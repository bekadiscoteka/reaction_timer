==> flow/design.v <==
module heart_beats(
	output reg [7:0] 
	sseg5, sseg4, sseg3, sseg2, sseg1, sseg0,
	input clk_50MHz, reset
);
	reg [22:0] counter;
	reg [(8*6)-1:0] next_s;
	always @(posedge clk_50MHz, posedge reset) begin
		if (reset) begin
			counter <= 0;
			{sseg5, sseg4, sseg3, sseg2, sseg1, sseg0} <= S0;
		end
		else begin
			if (counter == 23'd4_300_000) begin  
			   	counter <= 0;
				{sseg5, sseg4, sseg3, sseg2, sseg1, sseg0} <= next_s;
			end
			else counter <= counter + 1;
		end
	end
	localparam 
	S0 = {8'b1111_1111, 8'b1111_1111, 8'b1111_1001, 
		8'b1100_1111, 8'b1111_1111, 8'b1111_1111},
	S1 = {8'b1111_1111, 8'b1111_1111, 8'b1100_1111, 
		8'b1111_1001, 8'b1111_1111, 8'b1111_1111},
	S2 = {8'b1111_1111, 8'b1111_1001, 8'b1111_1111, 
		8'b1111_1111, 8'b1100_1111, 8'b1111_1111},
	S3 = {8'b1111_1111, 8'b1100_1111, 8'b1111_1111, 
		8'b1111_1111, 8'b1111_1001, 8'b1111_1111},
	S4 = {8'b1111_1001, 8'b1111_1111, 8'b1111_1111, 
		8'b1111_1111, 8'b1111_1111, 8'b1100_1111},
	S5 = {8'b1100_1111, 8'b1111_1111, 8'b1111_1111, 
		8'b1111_1111, 8'b1111_1111, 8'b1111_1001};
	always @* begin
		case ({sseg5, sseg4, sseg3, sseg2, sseg1, sseg0}) 
			S0 : next_s = S1;
			S1 : next_s = S2;
			S2 : next_s = S3;
			S3 : next_s = S4;
			S4 : next_s = S5;
			default : next_s = S0;
		endcase
	end
endmodule
### Tool chain data of heart_beats

The steps from the RTL of heart_beats to its reports follow in flow order.
Line numbers count from 1 in the design file above.
Cell names lack the library's common part.
A cell with n/a has no value.

* top module: heart_beats
* clock port: clk_50MHz
* library: sky130hd
* timing corner: tt_025C_1v80

### Elaborated design

Yosys after proc, flatten, opt, wreduce and memory -nomap, before mapping. Enables and synchronous resets that opt folds into registers are not counted as muxes. Memory bits, and registers merged into a memory's read port (data or address), are not among the register bits. Print and check cells are not counted. Equal cells are merged and count once.

* bits in registers: 71
* bits of input ports: 2
* output and inout bits: 48

* add/sub/neg operators: 1
* eq/ne operators: 6
* mux-type cells: 2

Operators by type and width (number)
* 48-bit equality test (second input constant): 5
* 46-bit parallel mux with 5-bit select: 1
* 23-bit by 1-bit adder with 23-bit output (second input constant): 1
* 23-bit equality test (second input constant): 1
* 23-bit two-way mux: 1

### Depth

Yosys ltp: most cells in a row. Word level: on the elaborated netlist, between registers, memories and ports. Mapped: between sequential cells and ports; inverters and the memories' decode and read muxes count.

* depth in word-level cells: 2
* ABC_AREA: 0
* gate-level depth with buffers: 7
* mapped depth without buffers: 6

### Mapped cells and area

The flow's flattened synthesis, as Yosys stat reports it; memories are mapped. The netlist is that of the ABC_AREA named above (0 if unset); the other value can give another one.
The area totals of this step are shown rounded.

Cells by type (number)
* dfrtp_1: 24
* buf_4: 42
* xnor2_1: 19
* dfstp_2: 5
* mux2_2: 6
* nand3_1: 11
* nor2_1: 12
* nand4b_1: 5
* nand4_1: 5
* nor4_1: 5
* nand2_1: 7
* and3_1: 4
* ha_1: 2
* nand4_2: 2
* inv_1: 6
* nor3_1: 4
* nor4b_1: 2
* or4_4: 1

Not listed: further types 14, cells in them 16.

* cells in the netlist: 178
* mapped area: 1770 µm²
* flip-flops: 29
* buffers: 44

### Worst setup path after synthesis

Path of least setup slack by OpenSTA after synthesis, without wires, with an ideal clock, recovery checks aside; 20% of the period is set as input and as output delay. Where synthesis merged equal registers, the netlist keeps one of their names.

* path type: flip-flop to flip-flop
* start point: reg counter[0]
* end point: reg sseg2[4]
* period: 2.36 ns
* setup time: 0.125 ns
* launch time at the first pin: 0.000 ns
* arrival time: 1.655 ns
* data required time: 2.235 ns
* slack: 0.581 ns
* path delay: 1.780 ns
* stages on the path: 7
* period reached after synthesis: 1.779 ns

"path delay" = arrival - input delay + setup time.
"stages on the path": output pins that drive a net of the path, with the launching flip-flop's if there is one; two outputs of one cell count as two.
"period reached after synthesis" = period - worst setup slack (recovery checks aside). The figure is calculated, with input and output delays left at 20% of the set period.
Between the ends stands the longest chain of elaborated cells between them, by number of cells; it is not shown to be the way that was timed. Of several equally long chains one is given.
A line is the first line of the expression or statement that the cell stems from. Yosys adds cells for indexed reads and writes and turns some case tables into memories.
At most two assigning lines are given for a register; there are more.

* path through: dfrtp_1 -> inv_1 -> ha_1 -> nor4b_1 -> nand3_1 -> nor3_2 -> mux2_2
* cells in the longest elaborated chain: 1

Ends and longest elaborated chain, after synthesis
* start, declared: line 6 `reg [22:0] counter;`
* start, assigned: line 10 `counter <= 0;`
* start, assigned: line 18 `else counter <= counter + 1;`
* 23-bit equality test: line 14 `if (counter == 23'd4_300_000) begin`
* end, declared: line 3 `sseg5, sseg4, sseg3, sseg2, sseg1, sseg0,`

### Timing after layout

Path of least setup slack in the final report of entry A (OpenROAD, finished layout, wires in). Where an end is a register, its clock arrival counts in the times.

* path type: flip-flop to flip-flop
* start point: reg counter[4]
* end point: reg sseg4[4]
* period: 1.25 ns
* setup time: 0.07 ns
* launch time at the first pin: 0.28 ns
* arrival time: 2.06 ns
* data required time: 1.46 ns
* slack: -0.60 ns
* stages on the path: 6

Between the ends stands the longest chain of elaborated cells between them, by number of cells; it is not shown to be the way that was timed. Of several equally long chains one is given.
At most two assigning lines are given for a register; there are more.

* path through: dfrtp_1 -> nor4b_1 -> nand3_2 -> nor3_4 -> buf_4 -> mux2_4
* cells in the longest elaborated chain: 1

Ends and longest elaborated chain, after layout
* start, declared: line 6 `reg [22:0] counter;`
* start, assigned: line 10 `counter <= 0;`
* start, assigned: line 18 `else counter <= counter + 1;`
* 23-bit equality test: line 14 `if (counter == 23'd4_300_000) begin`
* end, declared: line 3 `sseg5, sseg4, sseg3, sseg2, sseg1, sseg0,`

--- measured runs ---
Design heart_beats on sky130hd. What follows are 2 stored runs of the flow, each under its own settings; their order means nothing. The constraints put input and output delay at 20% of the set period each and load the outputs with 0.01 pF.
"clock period reached" = clock period - worst setup slack. The figure is calculated, with input and output delays left at 20% of the set period.
"worst path time": the worst setup path's part of the clock period (all of it between registers, 20% less for each end at a port) less its slack. A launch clock that arrives late makes it longer, a capture clock that arrives late makes it shorter.
"total power of the final layout" is the tool's figure for a default switching activity; nothing was simulated.
The results are shown rounded.

### Entry A

Settings: `period_ns=1.25`, `CAP_MARGIN=20`, `CORE_MARGIN=2`, `CORE_UTILIZATION=40`, `SLEW_MARGIN=20`

- Setup total negative slack: -14.0 ns
- Total power of the final layout: 1800 uW
- Post-synthesis cell area: 1770 µm²
- Smallest setup slack: -0.597 ns
- Area of the standard cells in the finished layout: 2860 µm²
- Utilization after routing: 0.661
- Worst path time: 1.85 ns
- Class of the worst setup path: flip-flop to flip-flop
- Area inside the die boundary: 4980 µm²
- Clock period reached: 1.847 ns

### Entry B

Settings: `period_ns=2.08`, `CORE_UTILIZATION=20`, `PLACE_DENSITY=0.38`, `CORE_ASPECT_RATIO=1.52`, `CELL_PAD_IN_SITES_DETAIL_PLACEMENT=0`, `ABC_AREA=0`, `GPL_ROUTABILITY_DRIVEN=1`, `CTS_CLUSTER_SIZE=36`, `CTS_CLUSTER_DIAMETER=205`, `MIN_ROUTING_LAYER=met1`, `CAP_MARGIN=20`, `CORE_MARGIN=2`, `SLEW_MARGIN=20`

- Setup total negative slack: 0.000 ns
- Total power of the final layout: 1440 uW
- Post-synthesis cell area: 1770 µm²
- Smallest setup slack: 0.205 ns
- Area of the standard cells in the finished layout: 2180 µm²
- Utilization after routing: 0.251
- Worst path time: 1.46 ns
- Class of the worst setup path: flip-flop to output port
- Area inside the die boundary: 9640 µm²
- Clock period reached: 1.875 ns
--- end ---
